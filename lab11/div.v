==> flow/design.v <==
module div(
input clk,
 output reg clk1,clk2
 );
 reg[15:0]n1;
 reg[23:0]n2;
 always @(posedge clk) begin
 if(n1==24000)
 begin
 clk1<=~clk1;
 n1<=0;
 end
 else 
 begin 
  n1<=n1+1;
  clk1<=clk1;
 end
 end
always @(posedge clk) begin
 if(n2==2000000)
 begin
 clk2<=~clk2;
 n2<=0;
 end
 else
 begin
  n2<=n2+1;
  clk2<=clk2;
 end
 end
 endmodule
# Step by step through the tools: div
# What the tools print for div, step after step.
# Line numbers count from 1 in the design file above.
# Library cell names are shortened.
# A cell with n/a has no value.
# setup
top	div
clock_port	clk
library	sky130hd
pvt_corner	tt_025C_1v80

# After elaboration
# Source: Yosys, flattened and elaborated, memories not mapped. Widths are those after wreduce; folded enables and synchronous resets count as part of the registers. Registers that Yosys merges into a memory's read port (data or address) are not register bits. Print and check cells do not count. Equal cells are merged and count once.
# bits
reg_bits	42
inputBits	1
out_inout_bits	2
wordCells	10
# classes
add_sub_neg	2
equal	2
logic	2
# op_table
cell	count
adder 24 x 1 -> 24 bit (second input constant)	1
equality test 24 x 21 -> 1 bit (second input constant)	1
adder 16 x 1 -> 16 bit (second input constant)	1
equality test 16 x 15 -> 1 bit (second input constant)	1
NOT 1 bit	2

# Logic depth
# Yosys ltp: most cells in a row. Word level: on the elaborated netlist, between registers, memories and ports. Mapped: between sequential cells and ports; inverters and the memories' decode and read muxes count.
# logic_depth
depth_word	1
abc_area	0
ltp_mapped	6
mapped_depth_nobuf	6

# After synthesis
# Source: synth_stat.txt of the flow (Yosys; design flattened, memories mapped). It holds for the ABC_AREA given above (unset counts as 0); a run with the other value may have another netlist.
# The area totals of this step are shown rounded.
# by_type
cell_type	count	area_total_um2
dfxtp_1	40	800.768
xor2_1	16	140.134
xnor2_1	14	122.618
nor2_1	24	90.086
nand3_1	15	75.072
edfxtp_1	2	60.058
nand4_1	9	56.304
ha_1	4	50.048
inv_1	12	45.043
nand2_1	10	37.536
and4_1	4	35.034
nor4b_1	3	26.275
nor3_1	5	25.024
or3_1	4	25.024
a21oi_1	4	20.019
and3_1	3	18.768
clkbuf_1	5	18.768
nor4_1	3	18.768
# Not listed: further types 13, cells in them 17.
# mapped
stdcells	194
area_um2	1794
seq_area_um2	860.8
ff_cells	42
n_buf	6

# Path before layout
# Source: OpenSTA report_checks on the synthesized netlist (no wires, ideal clock, input and output delay 20% of the period each), path of least setup slack; recovery checks are left aside. Register names are those of the netlist, which keeps one name where synthesis merged equal registers.
# synth_path
path_kind	reg2reg
startpoint	register n2[0]
endpoint	register n2[18]
clock_period_ns	1.93
t_first_pin_ns	0.000
arrival_ns	1.787
required_time_ns	1.860
setup_slack_ns	0.073
path_delay_ns	1.857
path_stages	7
period_less_setup_slack_ns	1.857
# "path_delay_ns" is the arrival time less input delay plus setup time.
# "path_stages" counts driving pins, that of a launching flip-flop among them; a cell with two outputs on the path counts twice.
# "period_less_setup_slack_ns" is the clock period less the worst setup slack; recovery checks do not enter. This is arithmetic on one report: input and output delays are still those of the set period (20% each).
# The rows between start and end are the longest chain of elaborated cells between them; the timing report does not say that the signal goes this way. Where chains are equally long, one stands for them.
# Each line given opens the expression or statement behind the cell; cells for indexed reads and writes are added by Yosys, which also makes memories of some case tables.
# synth_via
cell_sequence	dfxtp_1 ha_1 nand4_2 or4_1 buf_2 or3_1 a21oi_1
elab_chain_cells	1
cone_cells	2
lines_between	2
# synth_lines
element	line_no	source
from (decl)	6	reg[23:0]n2;
from (assign)	23	n2<=0;
from (assign)	27	n2<=n2+1;
adder 24 x 1 -> 24 bit	27
to (assign)	23
to (assign)	27
to (decl)	6

# Worst path after layout
# From the final timing report of flow run 1: the path of least setup slack in the routed layout; clock arrival at registers is part of the times.
# layout_path
path_kind	reg2reg
startpoint	register n2[0]
endpoint	register n2[20]
clock_period_ns	3.41
t_first_pin_ns	0.30
arrival_ns	2.33
required_time_ns	3.64
setup_slack_ns	1.31
path_stages	7
# The rows between start and end are the longest chain of elaborated cells between them; the timing report does not say that the signal goes this way. Where chains are equally long, one stands for them.
# layout_via
cell_sequence	dfxtp_1 ha_1 nand4_2 or4_1 buf_2 or3_1 a21oi_1
elab_chain_cells	1
cone_cells	2
lines_between	2
# layout_lines
element	line_no	source
from (decl)	6	reg[23:0]n2;
from (assign)	23	n2<=0;
from (assign)	27	n2<=n2+1;
adder 24 x 1 -> 24 bit	27
to (assign)	23
to (assign)	27
to (decl)	6

# Settings and measured results of 2 stored flow runs for module div (sky130hd), not sorted in any way. The constraints put input and output delay at 20% of the set period each and load the outputs with 0.01 pF.
# "period_reached_ns": clock period set for the run, less the worst setup slack. It is reckoned from that one timing run; input and output delays stay at 20% of the period that was set.
# "critical_path_time_ns" is the time allowed to the run's worst setup path (the clock period less input and output delay, where it has them) less its slack. Clock arrival times count: a late capture clock shortens it, a late launch clock lengthens it.
# "final_power_mw" rests on the timing tool's default activity at the inputs, not on a simulated workload.
# Values from the reports are rounded here.
# Settings: - = not set for that run.
run	period_ns	CORE_UTILIZATION	SETUP_SLACK_MARGIN	PLACE_DENSITY_LB_ADDON	CORE_ASPECT_RATIO	CELL_PAD_IN_SITES_GLOBAL_PLACEMENT	GPL_TIMING_DRIVEN	CTS_CLUSTER_SIZE	CTS_CLUSTER_DIAMETER	SLEW_MARGIN	MAX_ROUTING_LAYER	CAP_MARGIN	CORE_MARGIN	TNS_END_PERCENT	period_reached_ns	worstSetupSlack_ns	final_power_mw	ys_area_um2	finish.stdcell_area_um2	setup_tns_ns	timing.hold.ws_ns	die_footprint_um2	critical_path_time_ns	worstPathKind
flow run 1	3.41	42	0.97	0.25	0.65	1	0	64	226	20	met4	20	2	-	2.095	1.315	0.8256	1794	1973	0.000	0.480	4823	2.10	reg2reg
flow run 2	1.3	33	-	0.3	-	-	-	52	156	5	-	40	9	55	1.645	-0.345	2.170	1794	2708	-4.687	0.486	8415	1.64	reg2reg
