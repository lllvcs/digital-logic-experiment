==> flow/design.v <==
module clk_div(
 input clk,
 output reg[20:0] count=0,
 output reg clk1=0
 );
 always @(posedge clk) begin
 count=count+1;
 if(count==11'd10000000000000000000)begin
 clk1=~clk1;
 count=0;
 end
 end
 endmodule
---- Reports on clk_div ----
The steps from the RTL of clk_div to its reports follow in flow order.
Lines are those of the file above, counted from 1.
Cell names lack the library's common part.
A cell with n/a has no value.
design
  design top .............................. clk_div
  clock port .............................. clk
  library ................................. sky130hd
  library corner .......................... tt_025C_1v80

---- Elaborated design ----
Counts by Yosys on the flattened word-level netlist (proc, flatten, opt, wreduce; memories kept). Register bits leave out memories and registers merged into their read ports (data or address); mux counts leave out enables and synchronous resets folded into registers. Print and check cells are left out. Cells with the same type and inputs are merged into one.
bit counts
  flip-flop bits (word level) ............. 22
  output and inout bits ................... 22
  input port bits ......................... 1
  word-level cells ........................ 5
cells by class
  bitwise operators ....................... 1
  add/subtract/negate cells ............... 1
  reduce/logical cells .................... 1
operators by type and width
  operator                                                          count
  21-bit by 1-bit adder with 21-bit output (second input constant)  1
  21-bit logical NOT                                                1
  1-bit inverter                                                    1

---- Longest topological paths ----
Depth = most cells in a row (Yosys ltp): at word level without a register or memory, in the mapped netlist without a sequential cell, where the memories' decode and read muxes count.
depth
  depth in word-level cells ............... 2
  ABC_AREA ................................ 1
  gate-level depth with buffers ........... 13
  depth with buffers taken out ............ 13

---- Netlist ----
The flow's flattened synthesis, as Yosys stat reports it; memories are mapped. The netlist is that of the ABC_AREA named above (0 if unset); the other value can give another one.
cells by type
  type      count
  dfxtp_1   21
  nand2_1   52
  inv_1     34
  nor2_1    22
  nand2_2   9
  nor2_2    9
  nor2_4    5
  nand3_1   9
  nand3_2   4
  nand4_1   5
  edfxtp_1  1
  ha_1      2
  o21bai_1  3
  nand3_4   1
  xor2_2    1
  nor3_1    2
  xor2_1    1
  nand3b_1  1
Other cell types: 2; their cells: 2.
synthesis totals
  buffer cells ............................ 0
  cell area after synthesis ............... 1,260.0 sq um
  flip-flops .............................. 22
  cell count .............................. 184

---- Worst setup path after synthesis ----
Source: OpenSTA report_checks on the synthesized netlist (no wires, ideal clock, input and output delay 20% of the period each), path of least setup slack; recovery checks are left aside. Register names are those of the netlist, which keeps one name where synthesis merged equal registers.
timing path after synthesis
  path kind ............................... reg2reg
  start ................................... register count[1]
  end ..................................... register clk1
  required time ........................... 2.260 ns
  path delay .............................. 1.825 ns
  setup slack ............................. 0.725 ns
  stages on the path ...................... 12
  data arrival time ....................... 1.535 ns
  period .................................. 2.55 ns
  synthesis period reached ................ 1.825 ns
"path delay" = arrival - input delay + setup time.
"stages on the path": output pins that drive a net of the path, with the launching flip-flop's if there is one; two outputs of one cell count as two.
"synthesis period reached" = period - worst setup slack (recovery checks aside). The figure is calculated, with input and output delays left at 20% of the set period.
Between the ends stands the longest chain of elaborated cells between them, by number of cells; it is not shown to be the way that was timed. Of several equally long chains one is given.
Each line given opens the expression or statement behind the cell; cells for indexed reads and writes are added by Yosys, which also makes memories of some case tables.
between the ends, after synthesis
  cell sequence ........................... dfxtp_1 -> ha_1 -> nand2_2 -> nor2_4 -> nand3_4 -> nor2_4 -> nand2_1 -> nand2_1 -> nand2_1 -> nor2_2 -> nand3_2 -> inv_1
  cells in the longest elaborated chain ... 2
ends and longest elaborated chain, after synthesis
  item                                      RTL line  text
  start: declaration                        3         output reg[20:0] count=0,
  start: assignment                         7         count=count+1;
  start: assignment                         10        count=0;
  21-bit by 1-bit adder with 21-bit output  7
  21-bit logical NOT                        8         if(count==11'd10000000000000000000)begin
  end: assignment                           9         clk1=~clk1;
  end: declaration                          4         output reg clk1=0

---- Path in the finished layout ----
Path of least setup slack in the final report of record 1 (OpenROAD, finished layout, wires in). Where an end is a register, its clock arrival counts in the times.
timing path post-layout
  path kind ............................... reg2reg
  start ................................... register count[2]
  end ..................................... register clk1
  data arrival time ....................... 1.91 ns
  required time ........................... 2.11 ns
  period .................................. 2.12 ns
  stages on the path ...................... 9
  setup slack ............................. 0.20 ns
Between the ends stands the longest chain of elaborated cells between them, by number of cells; it is not shown to be the way that was timed. Of several equally long chains one is given.
between the ends, post-layout
  cell sequence ........................... dfxtp_1 -> nand3_1 -> nor2_1 -> nand3_1 -> xor2_1 -> nand2_1 -> nor2_2 -> nand3_2 -> inv_1
  cells in the longest elaborated chain ... 2
ends and longest elaborated chain, post-layout
  item                                      RTL line  text
  start: declaration                        3         output reg[20:0] count=0,
  start: assignment                         7         count=count+1;
  start: assignment                         10        count=0;
  21-bit by 1-bit adder with 21-bit output  7
  21-bit logical NOT                        8         if(count==11'd10000000000000000000)begin
  end: assignment                           9         clk1=~clk1;
  end: declaration                          4         output reg clk1=0

Ticket comment

Module clk_div, platform sky130hd: 2 stored runs of the flow (Yosys, OpenROAD) with differing settings, in no particular order. Input and output delays are each 20% of the period that was set; the output load is 0.01 pF.
"clock period reached": clock period set for the run, less the worst setup slack. It is reckoned from that one timing run; input and output delays stay at 20% of the period that was set.
"worst setup path time" = time allowed to the worst setup path (clock period - input delay - output delay, where it has them) - its slack; a late launch clock adds to it, a late capture clock takes from it.

---- record 1 ----
settings
  period_ns = 2.12
  CORE_UTILIZATION = 32
  CORE_MARGIN = 3
  CELL_PAD_IN_SITES_GLOBAL_PLACEMENT = 1
  CELL_PAD_IN_SITES_DETAIL_PLACEMENT = 1
  TNS_END_PERCENT = 25
  ABC_AREA = 1
  GPL_ROUTABILITY_DRIVEN = 0
  CTS_CLUSTER_DIAMETER = 118
  CAP_MARGIN = 25
  MAX_ROUTING_LAYER = met5
  SLEW_MARGIN = 20
results
  synthesis area .......................... 1,260.0 sq um
  die area ................................ 4,726.6 sq um
  utilization in the final report ......... 43.3 %
  lowest setup slack ...................... 0.199 ns
  worst-case hold slack ................... 0.556 ns
  clock period reached .................... 1.921 ns
  worst setup path time ................... 1.92 ns
  critical path kind ...................... reg2reg

---- record 2 ----
settings
  period_ns = 2.48
  CORE_UTILIZATION = 66
  SETUP_SLACK_MARGIN = 0.74
  PLACE_DENSITY_LB_ADDON = 0.17
  CORE_MARGIN = 2
  CELL_PAD_IN_SITES_GLOBAL_PLACEMENT = 0
  TNS_END_PERCENT = 45
  GPL_TIMING_DRIVEN = 0
  CTS_CLUSTER_SIZE = 34
  CTS_CLUSTER_DIAMETER = 110
  SLEW_MARGIN = 0
  MIN_ROUTING_LAYER = met1
  CAP_MARGIN = 20
results
  no final report: routing broke off with DPL-0038
